==> flow/design.v <==
`timescale 1ns/1ps
module driver_interface #(
    parameter int DATA_SIZE = 28
)(
    input  logic                   clk,        
    input  logic                   reset,      
    input  logic                   chipselect,
    input  logic                   address,    
    input  logic                   read,
    output logic [31:0]            read_data,
    input  logic                   source_valid,
    input  logic [DATA_SIZE-1:0]   source_data,
    output logic                   source_ready
);
    logic [DATA_SIZE-1:0] data_reg;
    logic data_full;
    always_ff @(posedge clk) begin
        if (reset) begin
            data_reg <= '0;
            data_full <= 1'b0;
            read_data <= '0;
        end else begin
            if (source_valid && !data_full) begin
                data_reg <= source_data;
                data_full <= 1'b1;
            end else if (chipselect && read && data_full && (address == 1'b0)) begin
                read_data <= {{32-DATA_SIZE{1'b0}}, data_reg};
                data_full <= 1'b0;
            end 
        end
    end
    assign source_ready = !data_full;   
endmodule
# Tool chain data of driver_interface
# The steps from the RTL of driver_interface to its reports follow in flow order.
# Line numbers count from 1 in the design file above.
# Library cell names are shortened.
# A cell with - has no value.
[setup]
top_module = "driver_interface"
clock = "clk"
library = "sky130hd"
pvt_corner = "tt_025C_1v80"

# Word-level counts
# Source: Yosys, flattened and elaborated, memories not mapped. Widths are those after wreduce. Registers that Yosys merges into a memory's read port (data or address) are not register bits. Print and check cells do not count. Equal cells are merged and count once.
[bits]
input_bits = 34
regBits = 57
word_cells = 14
out_inout_bits = 33
[op_classes]
logic = 2
n_mux = 2
reduce_logical = 7
[ops]
columns = ["operator", "n"]
rows = [
  ["logical AND 1 bit", 4],
  ["inverter 1 bit", 2],
  ["AND reduction 2 bit", 1],
  ["nonzero test 2 bit", 1],
  ["2-to-1 mux 1 bit", 2],
  ["zero test 1 bit", 1],
]

# Logic depth
# Longest topological path by Yosys (ltp), each cell counted once; first at word level (registers and memories cut), then after technology mapping (sequential cells cut; the memories' decode and read muxes count).
[depth]
depth_word = 5
ABC_AREA = 1
ltp_mapped = 7
depth_no_buf = 5

# Mapped cells and area
# Source: synth_stat.txt of the flow (Yosys; design flattened, memories mapped). It holds for the ABC_AREA given above (unset counts as 0); a run with the other value may have another netlist.
# The area totals of this step are shown rounded.
[mapped]
n_buf = 22
synth_area_um2 = 2250
ff_cells = 57
mapped_cells = 316
seqArea_um2 = 1141
[by_type]
columns = ["cell", "n", "area_total_um2"]
rows = [
  ["dfxtp_1", 57, 1.14E+03],
  ["nor2_1", 114, 427.91],
  ["nand3_1", 28, 140.134],
  ["o21ai_0", 24, 120.115],
  ["nand2_1", 30, 112.608],
  ["inv_1", 29, 108.854],
  ["buf_2", 11, 55.053],
  ["buf_4", 7, 52.55],
  ["o21ai_1", 5, 25.024],
  ["buf_6", 2, 22.522],
  ["inv_2", 4, 15.014],
  ["nor2_4", 1, 11.261],
  ["clkbuf_1", 2, 7.507],
  ["nand2_2", 1, 6.256],
  ["conb_1", 1, 3.754],
]

# Timing after synthesis
# OpenSTA on the mapped netlist: ideal clock, no wires. The path of least setup slack (recovery checks aside). Input and output delay are each 20% of the period. Register names are those of the netlist, which keeps one name where synthesis merged equal registers.
[synth_timing]
path_type = "register to register"
startpoint = "register data_full"
endpoint = "register data_reg[11]"
path_delay_ns = 1.054
required_ns = 1.264
clock_period_ns = 1.38
setup_time_ns = 0.116
launch_ns = 0.000
n_path_buf = 2
driving_pins = 7
path_slack_ns = 0.327
t_arrival_ns = 0.938
period_less_setup_slack_ns = 1.053
# "path_delay_ns" is the arrival time less input delay plus setup time.
# "driving_pins": output pins that drive a net of the path, with the launching flip-flop's if there is one; two outputs of one cell count as two.
# "period_less_setup_slack_ns" is the clock period less the worst setup slack; recovery checks do not enter. This is arithmetic on one report: input and output delays are still those of the set period (20% each).
# Between the ends stands the longest chain of elaborated cells between them, by number of cells; it is not shown to be the way that was timed. Of several equally long chains one is given.
# A line is the first line of the expression or statement that the cell stems from. Yosys adds cells for indexed reads and writes and turns some case tables into memories.
# At most two assigning lines are given for a register; there are more.
[synth_between]
path_cell_list = "dfxtp_1 > inv_2 > nand2_2 > buf_6 > buf_2 > o21ai_0 > nor2_1"
elab_chain_cells = 2
cells_between = 2
classes_between = "reduce/logical: 2"
[synth_lines]
columns = ["item", "line", "text"]
rows = [
  ["from (decl)", 16, "logic data_full;"],
  ["from (assign)", 20, "data_full <= 1'b0;"],
  ["from (assign)", 25, "data_full <= 1'b1;"],
  ["zero test 1 bit", 23, "if (source_valid && !data_full) begin"],
  ["logical AND 1 bit", 23, ""],
  ["to (assign)", 19, "data_reg <= '0;"],
  ["to (assign)", 24, "data_reg <= source_data;"],
  ["to (decl)", 15, "logic [DATA_SIZE-1:0] data_reg;"],
]
# Some nets on the timed path still bear RTL names; the line given drives or declares the net.
[synth_named_nets]
columns = ["net", "line", "text"]
rows = [
  ["source_ready", 32, "assign source_ready = !data_full;"],
]

# Timing after layout
# Path of least setup slack in the final report of record 1 (OpenROAD, finished layout, wires in). Where an end is a register, its clock arrival counts in the times.
[layout_timing]
path_type = "register to register"
startpoint = "register data_full"
endpoint = "register read_data[1]"
launch_ns = 0.33
required_ns = 0.92
t_arrival_ns = 1.28
clock_period_ns = 0.698
driving_pins = 7
n_path_buf = 1
setup_time_ns = 0.11
path_slack_ns = -0.36
# Between the ends stands the longest chain of elaborated cells between them, by number of cells; it is not shown to be the way that was timed. Of several equally long chains one is given.
# At most two assigning lines are given for a register; there are more.
[layout_between]
path_cell_list = "dfxtp_4 > inv_4 > nor2_4 > buf_12 > nand3_1 > nand2_1 > nor2_1"
elab_chain_cells = 4
cells_between = 6
classes_between = "logic: 1; reduce/logical: 5"
[layout_lines]
columns = ["item", "line", "text"]
rows = [
  ["from (decl)", 16, "logic data_full;"],
  ["from (assign)", 20, "data_full <= 1'b0;"],
  ["from (assign)", 25, "data_full <= 1'b1;"],
  ["zero test 1 bit", 23, "if (source_valid && !data_full) begin"],
  ["logical AND 1 bit", 23, ""],
  ["inverter 1 bit", "-", ""],
  ["AND reduction 2 bit", "-", ""],
  ["to (assign)", 21, "read_data <= '0;"],
  ["to (assign)", 27, "read_data <= {{32-DATA_SIZE{1'b0}}, data_reg};"],
  ["to (decl)", 10, "output logic [31:0]            read_data,"],
]

Lab notebook: driver_interface

Measured results for driver_interface: 2 stored runs of the Yosys and OpenROAD flow on sky130hd. The settings differ; the order carries no meaning. The constraints put input and output delay at 20% of the set period each and load the outputs with 0.01 pF.
"critical_path_time_ns" is the time allowed to the run's worst setup path (the clock period less input and output delay, where it has them) less its slack. Clock arrival times count: a late capture clock shortens it, a late launch clock lengthens it.
"power_total_uw" is the tool's figure for a default switching activity; nothing was simulated.
The measured numbers are rounded.

# record 1
==> flow/run.sh <==
#!/bin/bash
# the make line also repeats the synthesis and layout settings of config.mk as NAME=value (left out here)
make -C /OpenROAD-flow-scripts/flow DESIGN_CONFIG=/design/flow/config.mk WORK_HOME=/design/flow/orfs CLKGATE_MAP_FILE= finish
==> flow/config.mk <==
export PLATFORM = sky130hd
export DESIGN_NAME = driver_interface
export DESIGN_NICKNAME = driver_interface
export VERILOG_FILES = /design/flow/design.v
export SDC_FILE = /design/flow/constraint.sdc
export NUM_CORES = 4
export LEC_CHECK = 0
export ABC_AREA = 1
export CAP_MARGIN = 20
export CORE_MARGIN = 2
export CORE_UTILIZATION = 35
export CTS_CLUSTER_DIAMETER = 233
export GPL_ROUTABILITY_DRIVEN = 0
export PLACE_DENSITY = 0.91
export SETUP_SLACK_MARGIN = 0.04
export SLEW_MARGIN = 20
==> flow/constraint.sdc <==
create_clock -name core_clock -period 0.698 [get_ports {clk}]
set_input_delay 0.1396 -clock core_clock [delete_from_list [all_inputs] [get_ports {clk}]]
set_output_delay 0.1396 -clock core_clock [all_outputs]
set_load 0.01 [all_outputs]

==> record 1: results <==
synthArea_um2=2250
design.die.area_um2=7085
utilization_pct=56.9
worst_setup_slack_ns=-0.363
setupTns_ns=-23.90
power_total_uw=7910
critical_path_time_ns=1.06
worst_path_kind="register to register"

# record 2
==> flow/run.sh <==
#!/bin/bash
# the make line also repeats the synthesis and layout settings of config.mk as NAME=value (left out here)
make -C /OpenROAD-flow-scripts/flow DESIGN_CONFIG=/design/flow/config.mk WORK_HOME=/design/flow/orfs CLKGATE_MAP_FILE= finish
==> flow/config.mk <==
export PLATFORM = sky130hd
export DESIGN_NAME = driver_interface
export DESIGN_NICKNAME = driver_interface
export VERILOG_FILES = /design/flow/design.v
export SDC_FILE = /design/flow/constraint.sdc
export NUM_CORES = 4
export LEC_CHECK = 0
export CAP_MARGIN = 20
export CELL_PAD_IN_SITES_GLOBAL_PLACEMENT = 1
export CORE_ASPECT_RATIO = 1.66
export CORE_MARGIN = 9
export CORE_UTILIZATION = 56
export GPL_TIMING_DRIVEN = 0
export PLACE_DENSITY_LB_ADDON = 0.04
export SLEW_MARGIN = 20
==> flow/constraint.sdc <==
create_clock -name core_clock -period 0.825 [get_ports {clk}]
set_input_delay 0.1650 -clock core_clock [delete_from_list [all_inputs] [get_ports {clk}]]
set_output_delay 0.1650 -clock core_clock [all_outputs]
set_load 0.01 [all_outputs]

==> record 2: results <==
outcome="no results, placement failed with FLW-0024"
